==> flow/design.v <==
module regFile(
  output logic [3:0] rfdata,
  input logic [1:0] rfaddr,
  input logic [3:0] wdata,
  input logic [1:0] waddr,
  input logic write,
  input logic clk
);
  logic [3:0] regArray [0:3];
  assign rfdata=regArray[rfaddr];
  always_ff @(posedge clk)
    if (write==1) regArray[waddr]<=wdata;
endmodule
module transmitter(
  output logic serialLink,
  input logic [1:0] taddr,
  input logic [3:0] tdata,
  input logic send,
  input logic rst,
  input logic clk
);
  logic [4:0] state;
  logic [6:0] transBuff;
  always_ff @(posedge clk)
    begin
      if (rst==1) state<=0;
      else if (state==0 && send==1) state<=1;
      else if (state>0 && state<=7) state<=state+1;
      else state<=0;
    end
  always_ff @(posedge clk)
    begin
      if (rst==1) transBuff=0;
      else if (state==0 && send==1)
        transBuff<={1'b1,taddr,tdata};
      else transBuff<=transBuff<<1;
    end
  assign serialLink=transBuff[6];
endmodule
module rfileReceiver(
  output logic [1:0] waddr,
  output logic [3:0] wdata,
  output logic write,
  input logic serialLink,
  input logic rst,
  input logic clk
);
  logic ready;
  logic [6:0] transBuff;
  logic [4:0] state;
  always_ff @(posedge clk)
    begin
      if (rst==1)
        begin
          transBuff<=0;
          ready<=1;
        end
      else if (state == 0 && serialLink==1)
        begin
          transBuff[0]<=serialLink;
          ready<=0;
        end
      else if (ready==1)
        begin
          ready<=0;
          transBuff<=0;
        end
      else if (state > 0 && ready==0)
        begin
          transBuff<=transBuff<<1;
          transBuff[0]<=serialLink;
          if (state==6)
            begin
              ready<=1;
            end
        end
    end
  always_ff @(posedge clk)
    begin
      if (rst==1) 
        begin
          state<=0;
        end
      else if (state==0 && serialLink==1)
        begin
          state<=1;
        end
      else if (state>=1 && state<=6)
        begin
          state<=state+1;
        end
      else
        begin
          state<=0;
        end
    end
  assign waddr=transBuff[5:4];
  assign wdata=transBuff[3:0];
  assign write=transBuff[6];
endmodule
### Reports on rfileReceiver

The steps from the RTL of rfileReceiver to its reports follow in flow order.
Line numbers count from 1 in the design file above.
Operators carry their Yosys type and port widths (W data, S select, Z words).
Library cell names are shortened.
A cell with - has no value.

| set-up | value |
|---|---|
| design top | rfileReceiver |
| clock port | clk |
| standard-cell library | sky130hd |
| library corner | tt_025C_1v80 |

### After elaboration

Yosys after proc, flatten, opt, wreduce and memory -nomap, before mapping. Memory bits, and registers merged into a memory's read port (data or address), are not among the register bits. Print and check cells are not counted. Equal cells are merged and count once.

| cells by class | value |
|---|---|
| add/sub/neg operators | 1 |
| magnitude comparators | 3 |
| equal/unequal tests | 1 |
| mux-type cells | 11 |
| bitwise logic cells | 3 |
| reductions and logical operators | 8 |

Operator list:

| kind | number |
|---|---|
| $mux W6 | 2 |
| $mux W1 | 9 |
| $add A5 B1 Y5 const B | 1 |
| $ge A5 B1 Y1 const B | 1 |
| $gt A5 B1 Y1 const B | 1 |
| $le A5 B3 Y1 const B | 1 |
| $eq A5 B3 Y1 const B | 1 |
| $logic_not A5 Y1 | 1 |
| $logic_and A1 B1 Y1 | 3 |
| $not A1 Y1 | 3 |
| $reduce_bool A3 Y1 | 1 |
| $reduce_or A3 Y1 | 1 |
| $reduce_and A2 Y1 | 1 |
| $reduce_bool A2 Y1 | 1 |

| storage and ports | value |
|---|---|
| flip-flop bits (word level) | 13 |
| output and inout port bits | 7 |
| cells after elaboration | 32 |

### Logic depth

Depth = most cells in a row (Yosys ltp): at word level without a register or memory, in the mapped netlist without a sequential cell, where the memories' decode and read muxes count.

| depth | value |
|---|---|
| word-level depth | 5 |
| ABC_AREA | 0 |
| gate-level depth with buffers | 6 |

### Netlist

The flow's flattened synthesis, as Yosys stat reports it; memories are mapped. The netlist is that of the ABC_AREA named above (0 if unset); the other value can give another one.

Cell types:

| type | number |
|---|---|
| dfxtp_1 | 13 |
| ha_1 | 4 |
| a21oi_1 | 8 |
| nand3b_1 | 5 |
| nand3_1 | 6 |
| nor4b_4 | 1 |
| inv_1 | 4 |
| nand2_1 | 4 |
| nand2b_1 | 2 |
| buf_6 | 1 |
| mux2i_1 | 1 |
| nor3_1 | 2 |
| o21ai_0 | 2 |
| or4b_1 | 1 |
| nor4b_1 | 1 |
| o32ai_1 | 1 |
| o41ai_1 | 1 |
| nor3b_1 | 1 |

Other cell types: 7; their cells: 7.

| mapped netlist | value |
|---|---|
| mapped cells | 65 |
| synthesis area | 0.0006068 mm2 |
| sequential part of the area | 0.0002602 mm2 |
| flip-flop cells | 13 |
| buffers | 3 |

### Worst setup path after synthesis

OpenSTA on the mapped netlist: ideal clock, no wires. The path of least setup slack (recovery checks aside). Input and output delay are each 20% of the period. Register names are those of the netlist, which keeps one name where synthesis merged equal registers.

| timing path after synthesis | value |
|---|---|
| path kind | reg-to-reg |
| start | reg state[1] |
| end | reg state[1] |
| period | 3.07 ns |
| setup time | 0.123 ns |
| arrival | 1.319 ns |
| data required time | 2.947 ns |
| path slack | 1.628 ns |
| path delay | 1.442 ns |
| driving pins on the path | 6 |
| buffers on the path | 0 |
| period reached after synthesis | 1.442 ns |

"path delay" is the arrival time less input delay plus setup time.
"driving pins on the path": output pins that drive a net of the path, with the launching flip-flop's if there is one; two outputs of one cell count as two.
"period reached after synthesis" is the clock period less the worst setup slack; recovery checks do not enter. This is arithmetic on one report: input and output delays are still those of the set period (20% each).
Between the ends stands the longest chain of elaborated cells between them, by number of cells; it is not shown to be the way that was timed. Of several equally long chains one is given.
Each line given opens the expression or statement behind the cell; cells for indexed reads and writes are added by Yosys, which also makes memories of some case tables.
A register here has more assigning lines than the two given.

| on the way, after synthesis | value |
|---|---|
| path through | dfxtp_1 > inv_1 > ha_1 > or4_1 > o211ai_1 > nor3b_1 |
| length of the longest elaborated chain | 4 |
| elaborated cells on any way between the ends | 8 |
| classes of those cells | add/sub: 1; compare: 2; logic: 1; reduce/logical: 4 |

RTL lines, path after synthesis:

| element | line | source |
|---|---|---|
| from (decl) | 50 | `logic [4:0] state;` |
| from (assign) | 82 | `state<=0;` |
| from (assign) | 90 | `state<=state+1;` |
| $ge A5 B1 Y1 | 88 | `else if (state>=1 && state<=6)` |
| $logic_and A1 B1 Y1 | 88 |  |
| $not A1 Y1 | - |  |
| $reduce_or A3 Y1 | - |  |
| to (assign) | 86 | `state<=1;` |
| to (assign) | 90 |  |
| to (decl) | 50 |  |

### Path in the finished layout

Path of least setup slack in the final report of entry A (OpenROAD, finished layout, wires in). Where an end is a register, its clock arrival counts in the times.

| timing path post-layout | value |
|---|---|
| path kind | reg-to-reg |
| start | reg state[0] |
| end | reg transBuff[4] |
| period | 2.07 ns |
| setup time | 0.13 ns |
| arrival | 1.69 ns |
| data required time | 2.17 ns |
| path slack | 0.48 ns |
| driving pins on the path | 7 |
| buffers on the path | 1 |

Between the ends stands the longest chain of elaborated cells between them, by number of cells; it is not shown to be the way that was timed. Of several equally long chains one is given.
A register here has more assigning lines than the two given.

| on the way, post-layout | value |
|---|---|
| path through | dfxtp_1 > inv_1 > ha_1 > or4b_1 > buf_2 > nand3b_1 > a21oi_1 |
| length of the longest elaborated chain | 4 |
| elaborated cells on any way between the ends | 9 |
| classes of those cells | compare: 1; mux: 2; logic: 1; reduce/logical: 5 |

RTL lines, path post-layout:

| element | line | source |
|---|---|---|
| from (decl) | 50 | `logic [4:0] state;` |
| from (assign) | 82 | `state<=0;` |
| from (assign) | 90 | `state<=state+1;` |
| $gt A5 B1 Y1 | 68 | `else if (state > 0 && ready==0)` |
| $logic_and A1 B1 Y1 | 68 |  |
| $mux W6 | 68 |  |
| $mux W6 | 63 | `else if (ready==1)` |
| to (assign) | 66 | `transBuff<=0;` |
| to (assign) | 70 | `transBuff<=transBuff<<1;` |
| to (decl) | 49 | `logic [6:0] transBuff;` |

Data sheet: physical implementation of rfileReceiver

Flow measurements of rfileReceiver on sky130hd: 2 stored runs with different settings, listed in no order. Input and output delays are each 20% of the period that was set; the output load is 0.01 pF.
"reached clock period" is the run's clock period less its worst setup slack. It is reckoned from that one timing run; input and output delays stay at 20% of the period that was set.
"worst setup path time": the worst setup path's part of the clock period (all of it between registers, 20% less for each end at a port) less its slack. A launch clock that arrives late makes it longer, a capture clock that arrives late makes it shorter.
By "power consumption" is meant OpenSTA's value without simulated activity: inputs other than the clock are taken to toggle once in ten clock periods, and the tool carries that through the logic.

#### Entry A

| setting | value |
|---|---|
| period_ns | `2.07` |
| CORE_UTILIZATION | `20` |
| SETUP_SLACK_MARGIN | `-0.15` |
| PLACE_DENSITY_LB_ADDON | `0.21` |
| CORE_ASPECT_RATIO | `1.72` |
| CORE_MARGIN | `4` |
| ABC_AREA | `0` |
| GPL_TIMING_DRIVEN | `0` |
| CTS_CLUSTER_SIZE | `89` |
| CAP_MARGIN | `10` |
| MIN_ROUTING_LAYER | `met1` |
| SLEW_MARGIN | `20` |

| result | value |
|---|---|
| worst setup slack after layout | 0.478 ns |
| total negative slack on setup checks | 0.000 ns |
| cell area after synthesis | 0.0006068 mm2 |
| power consumption | 0.0005297 W |
| worst setup path time | 1.59 ns |
| critical path kind | reg-to-reg |
| post-route utilization | 26.5% |
| reached clock period | 1.592 ns |
| full die area | 0.004012 mm2 |
| standard-cell area after routing | 0.0007845 mm2 |

#### Entry B

| setting | value |
|---|---|
| period_ns | `0.853` |
| CORE_UTILIZATION | `55` |
| SETUP_SLACK_MARGIN | `-0.06` |
| PLACE_DENSITY_LB_ADDON | `0.05` |
| HOLD_SLACK_MARGIN | `0.03` |
| CELL_PAD_IN_SITES_DETAIL_PLACEMENT | `1` |
| GPL_TIMING_DRIVEN | `0` |
| CAP_MARGIN | `10` |
| SLEW_MARGIN | `30` |
| MIN_ROUTING_LAYER | `met1` |
| CORE_MARGIN | `2` |

No final report: placement broke off with DPL-0033.
